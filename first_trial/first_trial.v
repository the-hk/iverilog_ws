==> flow/design.v <==
module first_trial(
    input wire clk,
    input wire rst,
    output reg y,
    output reg [31:0] count
);
localparam IDLE = 3'b000;
localparam SUM = 3'b001;
localparam MULT = 3'b010;
localparam DIV = 3'b011;
localparam EXT = 3'b100;
reg a = 1;
reg b = 1;
reg [2:0]curr_state;
reg [2:0]next_state;
reg [31:0]firstArr = 32'h00000002;
reg [31:0]secondArr = 32'h00000003;
reg [31:0]thirdArr = 32'h00000000;
reg [31:0]fourthArr = 32'h00000000;
reg [31:0]result1Arr = 32'h00000000;
reg [31:0]result2Arr = 32'h00000000;
always @(*) begin
    y = a & b;
end
always @(posedge clk or posedge rst) begin
    if (rst) begin
        curr_state <= IDLE;   
        count <= 0;
        firstArr <= 32'h00000002;
        result1Arr <= 32'h00000003;
    end
    else begin
        case(curr_state)
            IDLE: begin
                firstArr <= 32'h00000002;
                result1Arr <= 32'h00000003;
                count <= result1Arr;
                curr_state <= SUM;
            end 
            SUM: begin
                result1Arr <= firstArr + result1Arr;
                curr_state <= MULT;
                b <= 0;
            end
            MULT: begin
                result1Arr <= firstArr * result1Arr;
                firstArr <= firstArr + 2'b11;
                a <= 0;
                curr_state <= DIV;
            end
            DIV: begin
                result1Arr <= result1Arr / firstArr;
                a <= 1;
                b <= 1;
                curr_state <= EXT;
            end
            EXT: begin
                result1Arr <= firstArr - result1Arr;
                curr_state <= IDLE;
            end
            default: begin
                curr_state <= IDLE;
            end
        endcase
    end
end
always @(posedge clk or posedge rst) begin
 if (rst) begin
        next_state <= IDLE;   
        thirdArr <= 32'h3;
        fourthArr <= 32'h4;
        result2Arr <= 32'h5;
    end
    else begin
        case(next_state)
            IDLE: begin
                thirdArr <= 32'h3;
                fourthArr <= 32'h4;
                result2Arr <= 32'h5;
                next_state <= SUM;
            end 
            SUM: begin
                thirdArr <= 32'h6;
                fourthArr <= 32'h7;
                result2Arr <= 32'h8;
                next_state <= MULT;
            end 
            MULT: begin
                thirdArr <= 32'h9;
                fourthArr <= 32'ha;
                result2Arr <= 32'hb;
                next_state <= DIV;
            end
            DIV: begin
                thirdArr <= 32'hc;
                fourthArr <= 32'hd;
                result2Arr <= 32'he;
                next_state <= EXT;
            end
            EXT: begin
                thirdArr <= 32'hf;
                fourthArr <= 32'h10;
                result2Arr <= 32'h11;
                next_state <= IDLE;
            end
            default: begin
                next_state <= IDLE;
            end
        endcase
    end
end
endmodule
### Step by step through the tools: first_trial

Tool output for the design above, in the order of the flow.
Line numbers count from 1 in the design file above.
Operators carry their Yosys type and port widths (W data, S select, Z words).
Not given: -

| design | value |
|---|---|
| design top | first_trial |
| clock input | clk |
| standard-cell library | sky130hd |
| timing corner | tt_025C_1v80 |

### After elaboration

Source: Yosys, flattened and elaborated, memories not mapped. Widths are those after wreduce. Registers that Yosys merges into a memory's read port (data or address) are not register bits. Print and check cells do not count. Equal cells are merged and count once.

| bit counts | value |
|---|---|
| flip-flop bits (word level) | 101 |
| input bits | 2 |
| output and inout port bits | 33 |
| elaborated cells | 29 |

| operators by class | value |
|---|---|
| $add $sub $neg | 3 |
| $mul | 1 |
| divide/modulo/power cells | 1 |
| equality and inequality tests | 4 |
| muxes and demuxes | 5 |
| bitwise logic cells | 2 |
| reductions and logical operators | 7 |

Operators by type and width:

| operator | number |
|---|---|
| $div A32 B32 Y32 | 1 |
| $mul A32 B32 Y32 | 1 |
| $pmux W32 S5 | 1 |
| $pmux W32 S2 | 1 |
| $add A32 B2 Y32 const B | 1 |
| $add A32 B32 Y32 | 1 |
| $sub A32 B32 Y32 | 1 |
| $pmux W3 S4 | 1 |
| $reduce_bool A2 Y1 | 3 |
| $eq A3 B2 Y1 const B | 2 |
| $reduce_bool A5 Y1 | 1 |
| $reduce_and A2 Y1 | 2 |
| $pmux W1 S2 | 2 |
| $eq A3 B1 Y1 const B | 1 |
| $eq A3 B3 Y1 const B | 1 |
| $logic_not A3 Y1 | 1 |
| $and A1 B1 Y1 | 1 |
| $not A1 Y1 | 1 |

### Depth

Longest topological path by Yosys (ltp), each cell counted once; first at word level (registers and memories cut), then after technology mapping (sequential cells cut; the memories' decode and read muxes count).

| logic depth | value |
|---|---|
| word-level depth | 3 |
| ABC_AREA | 0 |
| gate-level depth with buffers | 351 |
| mapped depth without buffers | 312 |

### Mapped cells and area

Yosys stat after the flow's synthesis: flattened, memories mapped to cells. It holds for the ABC_AREA given above (unset counts as 0); a run with the other value may have another netlist.
The area totals of this step are shown rounded.

Cell types:

| cell type | number |
|---|---|
| sky130_fd_sc_hd__ha_1 | 689 |
| sky130_fd_sc_hd__fa_1 | 409 |
| sky130_fd_sc_hd__nand2_1 | 861 |
| sky130_fd_sc_hd__xnor2_1 | 311 |
| sky130_fd_sc_hd__inv_1 | 670 |
| sky130_fd_sc_hd__dfrtp_1 | 97 |
| sky130_fd_sc_hd__nor2_1 | 599 |
| sky130_fd_sc_hd__a21oi_1 | 396 |
| sky130_fd_sc_hd__o21ai_0 | 312 |
| sky130_fd_sc_hd__xor2_1 | 146 |
| sky130_fd_sc_hd__a21o_1 | 160 |
| sky130_fd_sc_hd__mux2_2 | 100 |
| sky130_fd_sc_hd__o21a_1 | 122 |
| sky130_fd_sc_hd__clkbuf_1 | 220 |
| sky130_fd_sc_hd__nor3_1 | 154 |
| sky130_fd_sc_hd__nand3_1 | 151 |
| sky130_fd_sc_hd__and2_1 | 93 |
| sky130_fd_sc_hd__a31oi_1 | 91 |

Other cell types: 91; their cells: 1228.

| synthesis totals | value |
|---|---|
| cells in the netlist | 6,809 |
| synthesis area | 51,100 sq um |
| mapped flip-flops | 103 |
| buffer cells | 299 |

### Timing after synthesis

OpenSTA on the mapped netlist: ideal clock, no wires. The path of least setup slack (recovery checks aside). Input and output delay are each 20% of the period. Register names are those of the netlist, which keeps one name where synthesis merged equal registers.

| path after synthesis | value |
|---|---|
| kind | register -> register |
| start | register firstArr[0] |
| end | register result1Arr[0] |
| period | 137,000 ps |
| time at the first pin | 0 ps |
| data arrival time | 69,254 ps |
| data required time | 136,920 ps |
| slack | 67,666 ps |
| delay of the path | 69,334 ps |
| driving pins on the path | 325 |
| path buffers | 43 |
| period reached after synthesis | 69,334 ps |

"delay of the path" = arrival - input delay + setup time.
"driving pins on the path": output pins that drive a net of the path, with the launching flip-flop's if there is one; two outputs of one cell count as two.
"period reached after synthesis" = period - worst setup slack (recovery checks aside). The figure is calculated, with input and output delays left at 20% of the set period.
The rows between start and end are the longest chain of elaborated cells between them; the timing report does not say that the signal goes this way. Where chains are equally long, one stands for them.
Each line given opens the expression or statement behind the cell; cells for indexed reads and writes are added by Yosys, which also makes memories of some case tables.
A register here has more assigning lines than the two given.

| on the way, after synthesis | value |
|---|---|
| cells stage by stage | sky130_fd_sc_hd__dfrtp_1 sky130_fd_sc_hd__inv_1 sky130_fd_sc_hd__clkbuf_1 sky130_fd_sc_hd__ha_1 sky130_fd_sc_hd__o21bai_1 sky130_fd_sc_hd__nor3_1 sky130_fd_sc_hd__nor2_1 sky130_fd_sc_hd__a21oi_1 sky130_fd_sc_hd__ha_1 sky130_fd_sc_hd__o21a_1 sky130_fd_sc_hd__nor2_1 sky130_fd_sc_hd__nor4_1 sky130_fd_sc_hd__mux2i_1 sky130_fd_sc_hd__ha_1 sky130_fd_sc_hd__o211ai_1 sky130_fd_sc_hd__a2111o_1 sky130_fd_sc_hd__a211oi_1 sky130_fd_sc_hd__o2bb2ai_1 (+289 left out) sky130_fd_sc_hd__o211ai_1 sky130_fd_sc_hd__a21oi_1 sky130_fd_sc_hd__clkbuf_1 sky130_fd_sc_hd__mux2_2 sky130_fd_sc_hd__ha_1 sky130_fd_sc_hd__a21oi_1 sky130_fd_sc_hd__nor2b_1 sky130_fd_sc_hd__o21ai_0 sky130_fd_sc_hd__nand2b_1 sky130_fd_sc_hd__a21oi_1 sky130_fd_sc_hd__nor2b_1 sky130_fd_sc_hd__o21ai_0 sky130_fd_sc_hd__nand2b_1 sky130_fd_sc_hd__a21oi_1 sky130_fd_sc_hd__nor2b_1 sky130_fd_sc_hd__o21ai_0 sky130_fd_sc_hd__nand3_1 sky130_fd_sc_hd__o221a_2 |
| cells in the longest elaborated chain | 2 |

Ends and longest elaborated chain, after synthesis:

| what | line | source |
|---|---|---|
| start: declaration | 16 | `reg [31:0]firstArr = 32'h00000002;` |
| start: assignment | 29 | `firstArr <= 32'h00000002;` |
| start: assignment | 47 | `firstArr <= firstArr + 2'b11;` |
| $div A32 B32 Y32 | 52 | `result1Arr <= result1Arr / firstArr;` |
| $pmux W32 S5 | 33 | `case(curr_state)` |
| end: assignment | 41 | `result1Arr <= firstArr + result1Arr;` |
| end: assignment | 46 | `result1Arr <= firstArr * result1Arr;` |
| end: declaration | 20 | `reg [31:0]result1Arr = 32'h00000000;` |

### Worst path after layout

From the final timing report of job 1: the path of least setup slack in the routed layout; clock arrival at registers is part of the times.
The report prints the path's times to 10 ps; the period is as set.

| path post-layout | value |
|---|---|
| kind | register -> register |
| start | register firstArr[15] |
| end | register result1Arr[0] |
| period | 44,300 ps |
| time at the first pin | 450 ps |
| data arrival time | 62,500 ps |
| data required time | 44,680 ps |
| slack | -17,820 ps |
| driving pins on the path | 321 |
| path buffers | 56 |

The rows between start and end are the longest chain of elaborated cells between them; the timing report does not say that the signal goes this way. Where chains are equally long, one stands for them.
A register here has more assigning lines than the two given.

| on the way, post-layout | value |
|---|---|
| cells stage by stage | sky130_fd_sc_hd__dfrtp_1 sky130_fd_sc_hd__nor4_4 sky130_fd_sc_hd__and4_1 sky130_fd_sc_hd__nand2_2 sky130_fd_sc_hd__nor3_4 sky130_fd_sc_hd__a21oi_2 sky130_fd_sc_hd__ha_1 sky130_fd_sc_hd__o21a_2 sky130_fd_sc_hd__nor2_4 sky130_fd_sc_hd__a2111oi_4 sky130_fd_sc_hd__o21ai_2 sky130_fd_sc_hd__ha_1 sky130_fd_sc_hd__o211ai_1 sky130_fd_sc_hd__a2111o_1 sky130_fd_sc_hd__a211oi_2 sky130_fd_sc_hd__o2bb2ai_2 sky130_fd_sc_hd__a31o_2 sky130_fd_sc_hd__ha_4 (+285 left out) sky130_fd_sc_hd__a21o_1 sky130_fd_sc_hd__buf_12 sky130_fd_sc_hd__nand2_1 sky130_fd_sc_hd__o21ai_0 sky130_fd_sc_hd__ha_1 sky130_fd_sc_hd__a21o_1 sky130_fd_sc_hd__a21o_1 sky130_fd_sc_hd__a21oi_2 sky130_fd_sc_hd__nor2b_1 sky130_fd_sc_hd__o21ai_1 sky130_fd_sc_hd__nand2b_1 sky130_fd_sc_hd__a21oi_1 sky130_fd_sc_hd__nor2b_1 sky130_fd_sc_hd__o21ai_1 sky130_fd_sc_hd__a21oi_1 sky130_fd_sc_hd__o21ai_1 sky130_fd_sc_hd__a21oi_1 sky130_fd_sc_hd__o221a_2 |
| cells in the longest elaborated chain | 2 |

Ends and longest elaborated chain, post-layout:

| what | line | source |
|---|---|---|
| start: declaration | 16 | `reg [31:0]firstArr = 32'h00000002;` |
| start: assignment | 29 | `firstArr <= 32'h00000002;` |
| start: assignment | 47 | `firstArr <= firstArr + 2'b11;` |
| $div A32 B32 Y32 | 52 | `result1Arr <= result1Arr / firstArr;` |
| $pmux W32 S5 | 33 | `case(curr_state)` |
| end: assignment | 41 | `result1Arr <= firstArr + result1Arr;` |
| end: assignment | 46 | `result1Arr <= firstArr * result1Arr;` |
| end: declaration | 20 | `reg [31:0]result1Arr = 32'h00000000;` |

Subject: flow runs of first_trial

Hi,

Below are 2 stored runs of the flow (Yosys, OpenROAD; platform sky130hd) on first_trial, each with its settings and what was measured, unordered. Constraints: input delay and output delay 20% of the set period each, output load 0.01 pF.
"time used up by the worst setup path" is the time allowed to the run's worst setup path (the clock period less input and output delay, where it has them) less its slack. Clock arrival times count: a late capture clock shortens it, a late launch clock lengthens it.
"time used up by the worst setup path" is given in steps of 10 ps.
Results are given in rounded form.

## Job 1

==> flow/run.sh <==
#!/bin/bash
# the make line also repeats the synthesis and layout settings of config.mk as NAME=value (left out here)
make -C /OpenROAD-flow-scripts/flow DESIGN_CONFIG=/design/flow/config.mk WORK_HOME=/design/flow/orfs CLKGATE_MAP_FILE= finish
==> flow/config.mk <==
export PLATFORM = sky130hd
export DESIGN_NAME = first_trial
export DESIGN_NICKNAME = first_trial
export VERILOG_FILES = /design/flow/design.v
export SDC_FILE = /design/flow/constraint.sdc
export NUM_CORES = 4
export LEC_CHECK = 0
export CAP_MARGIN = 20
export CELL_PAD_IN_SITES_DETAIL_PLACEMENT = 1
export CORE_MARGIN = 5
export CORE_UTILIZATION = 20
export GPL_ROUTABILITY_DRIVEN = 1
export MIN_ROUTING_LAYER = met1
export PLACE_DENSITY_LB_ADDON = 0.29
export SETUP_SLACK_MARGIN = 5.0
export SLEW_MARGIN = 20
==> flow/constraint.sdc <==
create_clock -name core_clock -period 44.3 [get_ports {clk}]
set_input_delay 8.8600 -clock core_clock [delete_from_list [all_inputs] [get_ports {clk}]]
set_output_delay 8.8600 -clock core_clock [all_outputs]
set_load 0.01 [all_outputs]

| result of job 1 | value |
|---|---|
| time used up by the worst setup path | 62,120 ps |
| class of the worst setup path | register -> register |
| chip area in the Yosys report | 51,100 sq um |
| utilization in the final report | 0.32 |
| die outline area | 266,000 sq um |
| lowest setup slack | -17,800 ps |
| setup TNS | -72,400 ps |

## Job 2

==> flow/run.sh <==
#!/bin/bash
# the make line also repeats the synthesis and layout settings of config.mk as NAME=value (left out here)
make -C /OpenROAD-flow-scripts/flow DESIGN_CONFIG=/design/flow/config.mk WORK_HOME=/design/flow/orfs CLKGATE_MAP_FILE= finish
==> flow/config.mk <==
export PLATFORM = sky130hd
export DESIGN_NAME = first_trial
export DESIGN_NICKNAME = first_trial
export VERILOG_FILES = /design/flow/design.v
export SDC_FILE = /design/flow/constraint.sdc
export NUM_CORES = 4
export LEC_CHECK = 0
export CAP_MARGIN = 20
export CELL_PAD_IN_SITES_DETAIL_PLACEMENT = 1
export CELL_PAD_IN_SITES_GLOBAL_PLACEMENT = 3
export CORE_MARGIN = 2
export CORE_UTILIZATION = 65
export GPL_ROUTABILITY_DRIVEN = 1
export GPL_TIMING_DRIVEN = 1
export MAX_ROUTING_LAYER = met5
export PLACE_DENSITY_LB_ADDON = 0.18
export SETUP_SLACK_MARGIN = 5.0
export SLEW_MARGIN = 35
export TNS_END_PERCENT = 45
==> flow/constraint.sdc <==
create_clock -name core_clock -period 71.6 [get_ports {clk}]
set_input_delay 14.3200 -clock core_clock [delete_from_list [all_inputs] [get_ports {clk}]]
set_output_delay 14.3200 -clock core_clock [all_outputs]
set_load 0.01 [all_outputs]

Job 2: no final report: placement broke off with FLW-0024

Regards
